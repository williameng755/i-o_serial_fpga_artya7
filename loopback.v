==> flow/design.v <==
module UART_RX (
    clk,
    rst,
    i_rx_bit,
    o_data_vld,
    o_rx_data
);
  parameter CLK_FREQ = 100_000_000;
  parameter DATA_WIDTH = 8;
  parameter OVERSAMPLING_RATE = 16;
  parameter BAUD_RATE = 9600;
  input clk;
  input rst;
  input i_rx_bit;
  output reg o_data_vld;
  output reg [DATA_WIDTH-1:0] o_rx_data;
  localparam OVS_CNT_TH = CLK_FREQ / BAUD_RATE / OVERSAMPLING_RATE;
  localparam CNT_WIDTH = $clog2(OVS_CNT_TH);
  localparam OVSC_WIDTH = $clog2(OVERSAMPLING_RATE);
  reg [CNT_WIDTH-1:0] oversampling_clk_cnt;
  reg oversampling_pulse;
  reg [2:0] rx_bit_samples;
  reg rx_bit;
  reg [DATA_WIDTH-1:0] rx_data;
  reg [OVSC_WIDTH-1:0] oversample_cnt;
  reg [ $clog2(DATA_WIDTH)-1 : 0 ] rx_bit_cnt;
  reg d_meta, input_bit;
  localparam IDLE = 2'b00;
  localparam START = 2'b01;
  localparam READ_DATA = 2'b10;
  localparam STOP = 2'b11;
  reg [1:0] uart_rx_state;
  always @(posedge clk) begin
    d_meta <= i_rx_bit;
    input_bit <= d_meta;
  end
  always @(posedge clk) begin
    if (rst) begin
      oversampling_clk_cnt <= 0;
      oversampling_pulse <= 0;
    end else if (oversampling_clk_cnt < OVS_CNT_TH - 1) begin
      oversampling_clk_cnt <= oversampling_clk_cnt + 1;
      oversampling_pulse <= 0;
    end else begin
      oversampling_clk_cnt <= 0;
      oversampling_pulse <= 1;
    end
  end
  always @(posedge clk) begin
    if (oversampling_pulse) begin
      rx_bit_samples <= { rx_bit_samples[1:0], input_bit };
      if (rx_bit_samples == 3'b000 ||
          rx_bit_samples == 3'b001 ||
          rx_bit_samples == 3'b010 ||
          rx_bit_samples == 3'b100)
        rx_bit <= 0;
      else
        rx_bit <= 1;
    end
  end
  always @(posedge clk) begin
    if (rst) begin
      uart_rx_state <= IDLE;
      o_data_vld <= 0;
      rx_bit_cnt <= 0;
      oversample_cnt <= 0;
    end else if (oversampling_pulse) begin
      case (uart_rx_state)
        IDLE: begin
          o_data_vld <= 0;
          oversample_cnt <= 0;
          if (input_bit == 0) begin
            uart_rx_state <= START;
            oversample_cnt <= 1;
          end
        end
        START: begin
          if (oversample_cnt == (OVERSAMPLING_RATE/2 + 1)) begin
            oversample_cnt <= 0;
            if (rx_bit == 0)
              uart_rx_state <= READ_DATA;
            else
              uart_rx_state <= IDLE;
          end else begin
            oversample_cnt <= oversample_cnt + 1;
          end
        end
        READ_DATA: begin
          if (oversample_cnt == OVERSAMPLING_RATE - 1) begin
            oversample_cnt <= 0;
            rx_data <= {rx_bit, rx_data[DATA_WIDTH-1:1]};
            if (rx_bit_cnt < DATA_WIDTH-1) begin
              rx_bit_cnt <= rx_bit_cnt + 1;
            end else begin
              uart_rx_state <= STOP;
              rx_bit_cnt <= 0;
            end
          end else begin
            oversample_cnt <= oversample_cnt + 1;
          end
        end
        STOP: begin
          if (oversample_cnt == OVERSAMPLING_RATE - 1) begin
            oversample_cnt <= 0;
            if (rx_bit == 1) begin
              o_data_vld <= 1;
              uart_rx_state <= IDLE;
            end
          end else begin
            oversample_cnt <= oversample_cnt + 1;
          end
        end
      endcase
    end
  end
  always @(posedge clk) begin
    if (o_data_vld) o_rx_data <= rx_data;
  end
endmodule
module UART_TX (
    clk,
    rst,
    i_txdata,
    i_tx_enable,
    o_tx,
    o_busy
);
  parameter BAUD_RATE = 9600;
  parameter DATA_WIDTH = 8;
  parameter CLK_FREQ = 100_000_000;
  input clk;
  input rst;
  input [DATA_WIDTH-1:0] i_txdata;
  input i_tx_enable;
  output reg o_tx;
  output reg o_busy;
  localparam CLKS_PER_BIT = CLK_FREQ / BAUD_RATE;
  localparam CNT_WIDTH = $clog2(CLKS_PER_BIT);
  reg [CNT_WIDTH-1:0] clk_cnt;
  reg tx_pulse;
  reg [DATA_WIDTH-1:0] tx_data;
  reg [ $clog2(DATA_WIDTH)-1 : 0 ] tx_bit_cnt;
  localparam IDLE = 2'b00;
  localparam START = 2'b01;
  localparam SEND_DATA = 2'b10;
  localparam STOP = 2'b11;
  reg [1:0] uart_txstate;
  always @(posedge clk) begin
    if (rst) begin
      clk_cnt <= 0;
      tx_pulse <= 0;
    end else if (clk_cnt < CLKS_PER_BIT - 1) begin
      clk_cnt <= clk_cnt + 1;
      tx_pulse <= 0;
    end else begin
      clk_cnt <= 0;
      tx_pulse <= 1;
    end
  end
  always @(posedge clk) begin
    if (rst) begin
      uart_txstate <= IDLE;
      o_tx <= 1;
      o_busy <= 0;
      tx_bit_cnt <= 0;
    end else begin
      case (uart_txstate)
        IDLE: begin
          o_tx <= 1;
          if (i_tx_enable) begin
            tx_data <= i_txdata;
            o_busy <= 1;
            uart_txstate <= START;
          end else begin
            o_busy <= 0;
          end
        end
        START: begin
          if (tx_pulse) begin
            o_tx <= 0;
            uart_txstate <= SEND_DATA;
            tx_bit_cnt <= 0;
          end
        end
        SEND_DATA: begin
          if (tx_pulse) begin
            o_tx <= tx_data[tx_bit_cnt];
            if (tx_bit_cnt < DATA_WIDTH - 1) begin
              tx_bit_cnt <= tx_bit_cnt + 1;
            end else begin
              uart_txstate <= STOP;
            end
          end
        end
        STOP: begin
          if (tx_pulse) begin
            o_tx <= 1;
            o_busy <= 0;
            uart_txstate <= IDLE;
          end
        end
      endcase
    end
  end
endmodule
module loopback (
    CLK,
    RST_BTN,
    UART_RX,
    SW,
    UART_TX
);
  input CLK;
  input RST_BTN;
  input UART_RX;
  input SW;
  output UART_TX;
  wire [7:0] uart_rx_data;
  wire [7:0] uart_tx_data;
  wire tx_enable;
  wire tx_busy;
  assign uart_tx_data = (SW == 1'b0) ? uart_rx_data : 8'b01000001;
  UART_TX #(
    .BAUD_RATE(9600),
    .DATA_WIDTH(8),
    .CLK_FREQ(100_000_000)
  ) uart_tx1 (
    .clk(CLK),
    .rst(RST_BTN),
    .i_txdata(uart_tx_data),
    .i_tx_enable(tx_enable),
    .o_tx(UART_TX),
    .o_busy(tx_busy)
  );
  UART_RX #(
    .BAUD_RATE(9600),
    .DATA_WIDTH(8),
    .CLK_FREQ(100_000_000),
    .OVERSAMPLING_RATE(16)
  ) uart_rx1 (
    .clk(CLK),
    .rst(RST_BTN),
    .i_rx_bit(UART_RX),
    .o_data_vld(tx_enable),
    .o_rx_data(uart_rx_data)
  );
endmodule
-- Reports on loopback
What the tools print for loopback, step after step.
Lines are those of the file above, counted from 1.
Cell names lack the library's common part.
Not given: --
- design top: loopback
- clock port: CLK
- cell library: sky130hd
- corner: tt_025C_1v80

-- After elaboration
Source: Yosys, flattened and elaborated, memories not mapped. Widths are those after wreduce. Registers that Yosys merges into a memory's read port (data or address) are not register bits. Print and check cells do not count. Equal cells are merged and count once.
- register bits after elaboration at 72
- noted latch bits: 0
- RAM bits: 0
- bits in read-only memories: 0
- word width x clocked read ports at 0
- noted memories kept: 0
- bits of input ports at 4
- noted output and inout bits: 1
- word-level cells at 108
- $add $sub $neg at 5
- multiply operators at 0
- div/mod/pow operators: 0
- noted magnitude comparators: 4
- eq/ne operators at 23
- shifts and indexed selects: 1
- muxes and demuxes at 33
- noted bitwise logic cells: 3
- reduce/logical cells: 21
- operator list (kind ; count):
    2-bit two-way mux ; 12
    2-bit by 1-bit != test with 1-bit output (second input constant) ; 9
    4-bit AND reduction ; 4
    2-bit parallel mux with 4-bit select ; 2
    14-bit by 1-bit adder with 14-bit output (second input constant) ; 1
    14-bit less-than comparator (second input constant) ; 1
    4-bit parallel mux with 3-bit select ; 1
    3-bit two-way mux ; 4
    10-bit by 1-bit adder with 10-bit output (second input constant) ; 1
    10-bit less-than comparator (second input constant) ; 1
    1-bit two-way mux ; 9
    2-bit equality test (second input constant) ; 4
    4-bit equality test (second input constant) ; 2
    4-bit nonzero test ; 2
    8-bit by 3-bit variable part select with 1-bit output ; 1
    8-bit AND reduction ; 1
    4-bit two-way mux ; 2
    2-bit != test (second input constant) ; 3
    2-bit OR reduction ; 3
    3-bit by 1-bit adder with 3-bit output (second input constant) ; 2
    3-bit less-than comparator (second input constant) ; 2
    3-bit AND reduction ; 2
    6-bit AND reduction ; 1
    3-bit parallel mux with 2-bit select ; 1
    2-bit by 1-bit equality test with 1-bit output (second input constant) ; 2
    2-bit logical NOT ; 2
    2-bit nonzero test ; 2
    4-bit by 1-bit adder with 4-bit output (second input constant) ; 1
Other operator kinds: 8; their cells: 12.

-- Longest topological paths
Longest topological path by Yosys (ltp), each cell counted once; first at word level (registers and memories cut), then after technology mapping (sequential cells cut; the memories' decode and read muxes count).
- word-level depth: 5
- ABC_AREA at 1
- noted gate-level depth with buffers: 8
- mapped depth without buffers at 8

-- Mapped cells and area
Yosys stat after the flow's synthesis: flattened, memories mapped to cells. It holds for the ABC_AREA given above (unset counts as 0); a run with the other value may have another netlist.
- cell types (type ; count ; area in all (um2)):
    dfxtp_1 ; 48 ; 960.922
    edfxtp_1 ; 28 ; 840.806
    nand2_1 ; 55 ; 206.448
    nor2_1 ; 48 ; 180.173
    inv_1 ; 47 ; 176.419
    nand3_1 ; 24 ; 120.115
    a21oi_1 ; 22 ; 110.106
    xor2_1 ; 9 ; 78.826
    ha_1 ; 6 ; 75.072
    o21ai_0 ; 14 ; 70.067
    nand4_1 ; 8 ; 50.048
    nor3_2 ; 5 ; 50.048
    a21oi_2 ; 3 ; 26.275
    xnor2_1 ; 3 ; 26.275
    nor2_2 ; 4 ; 25.024
    nor3_1 ; 5 ; 25.024
    or2_2 ; 4 ; 25.024
    nand3_2 ; 2 ; 20.019
Not listed: further types 16, cells in them 21.
- cell count: 356
- mapped area at 3209.3 um2
- area of sequential cells at 1801.7 um2
- flip-flops: 76
- buffers: 5

-- Worst setup path after synthesis
OpenSTA on the mapped netlist: ideal clock, no wires. The path of least setup slack (recovery checks aside). Input and output delay are each 20% of the period. Register names are those of the netlist, which keeps one name where synthesis merged equal registers.
- kind: flip-flop to flip-flop
- from: register uart_rx1.oversample_cnt[0]
- to: register uart_rx1.rx_data[0]
- period at 2.07 ns
- library setup time at 0.370 ns
- noted time at the first pin: 0.000 ns
- noted arrival: 1.411 ns
- noted data required time: 1.700 ns
- noted setup slack: 0.289 ns
- delay of the path at 1.781 ns
- stages on the path at 8
- buffers on the path: 0
- noted synthesis period reached: 1.781 ns
"delay of the path" = arrival - input delay + setup time.
"stages on the path": output pins that drive a net of the path, with the launching flip-flop's if there is one; two outputs of one cell count as two.
"synthesis period reached" is the clock period less the worst setup slack; recovery checks do not enter. This is arithmetic on one report: input and output delays are still those of the set period (20% each).
The rows between start and end are the longest chain of elaborated cells between them; the timing report does not say that the signal goes this way. Where chains are equally long, one stands for them.
Each line given opens the expression or statement behind the cell; cells for indexed reads and writes are added by Yosys, which also makes memories of some case tables.
A register here has more assigning lines than the two given.
- cell sequence: dfxtp_1 ha_1 nand2_1 nor2_1 nand2_1 nor2_2 inv_1 nor2_1
- cells in the longest elaborated chain at 2
- noted elaborated cells between the ends (all ways): 2
- those cells by class: 1 x eq/ne; 1 x reduce/logical
- ends and longest elaborated chain, after synthesis (item ; RTL line ; source):
    start, declared ; 25 ; reg [OVSC_WIDTH-1:0] oversample_cnt;
    start, assigned ; 85 ; oversample_cnt <= oversample_cnt + 1;
    start, assigned ; 99 ; oversample_cnt <= oversample_cnt + 1;
    4-bit equality test ; 89 ; if (oversample_cnt == OVERSAMPLING_RATE - 1) begin
    4-bit AND reduction ; -- ;
    end, assigned ; 91 ; rx_data <= {rx_bit, rx_data[DATA_WIDTH-1:1]};
    end, declared ; 24 ; reg [DATA_WIDTH-1:0] rx_data;

-- Worst path after layout
From the final timing report of run 1: the path of least setup slack in the routed layout; clock arrival at registers is part of the times.
- kind: input port to flip-flop
- from: input RST_BTN
- to: register uart_tx1.uart_txstate
- period at 2.73 ns
- external input delay: 0.55 ns
- library setup time at 0.10 ns
- noted time at the first pin: 0.55 ns
- noted arrival: 2.11 ns
- noted data required time: 2.96 ns
- noted setup slack: 0.84 ns
- stages on the path at 6
- buffers on the path: 2
An end named without its bit number is one bit of that signal or, where synthesis recoded a state register, one of its new flip-flops.
A register here has more assigning lines than the two given.
- cell sequence: clkdlybuf4s50_1 clkinvlp_4 nand2_1 nor2_1 buf_4 a31o_2
- ends and longest elaborated chain, post-layout (item ; RTL line ; source):
    start, declared ; 214 ; input RST_BTN;
    end, assigned ; 162 ; uart_txstate <= IDLE;
    end, assigned ; 173 ; uart_txstate <= START;
    end, declared ; 147 ; reg [1:0] uart_txstate;
No chain of elaborated cells between the ends is given.

Data sheet: physical implementation of loopback

Record of 2 stored runs of the RTL-to-layout flow on loopback, platform sky130hd. The runs are unordered. Constraints: input delay and output delay 20% of the set period each, output load 0.01 pF.
"period reached" means the clock period less the worst setup slack. The figure is calculated, with input and output delays left at 20% of the set period.
"time on the worst setup path" means the part of the period allowed to the worst setup path (the constraints hold back 20% at inputs and 20% at outputs) less its slack; where the path has registers, the arrival times of their clocks count too.
"total power of the final layout": no workload was simulated; the value follows from the tool's default switching activity.

Run 1
Settings were period_ns = 2.73; CORE_UTILIZATION = 18; SETUP_SLACK_MARGIN = 0.69; PLACE_DENSITY_LB_ADDON = 0.12; CORE_ASPECT_RATIO = 1.47; CORE_MARGIN = 10; CELL_PAD_IN_SITES_GLOBAL_PLACEMENT = 0; TNS_END_PERCENT = 80; ABC_AREA = 1; CTS_CLUSTER_SIZE = 85; CTS_CLUSTER_DIAMETER = 278; MIN_ROUTING_LAYER = met2; MAX_ROUTING_LAYER = met4; CAP_MARGIN = 20; SLEW_MARGIN = 20
- noted the netlist area reported by Yosys: 3209.3 um2
- utilization in the final report at 21.7 %
- period reached at 1.886 ns
- post-route worst hold slack: 0.326 ns
- time on the worst setup path at 1.34 ns
- worst path kind: input port to flip-flop
- total power of the final layout: 2.439 mW
- total negative slack: 0.000 ns
- worst setup slack after layout: 0.844 ns
- standard-cell area after routing at 3831.2 um2
- die area at 23670.0 um2

Run 2
Settings were period_ns = 2.09; CORE_UTILIZATION = 72; PLACE_DENSITY_LB_ADDON = 0.09; CORE_ASPECT_RATIO = 0.6; ABC_AREA = 0; GPL_TIMING_DRIVEN = 0; CAP_MARGIN = 30; SLEW_MARGIN = 15; CORE_MARGIN = 2
- noted the netlist area reported by Yosys: 3080.5 um2
- utilization in the final report at 83.3 %
- period reached at 1.876 ns
- post-route worst hold slack: 0.325 ns
- time on the worst setup path at 1.88 ns
- worst path kind: flip-flop to flip-flop
- total power of the final layout: 2.837 mW
- total negative slack: 0.000 ns
- worst setup slack after layout: 0.214 ns
- standard-cell area after routing at 3414.5 um2
- die area at 4834.9 um2
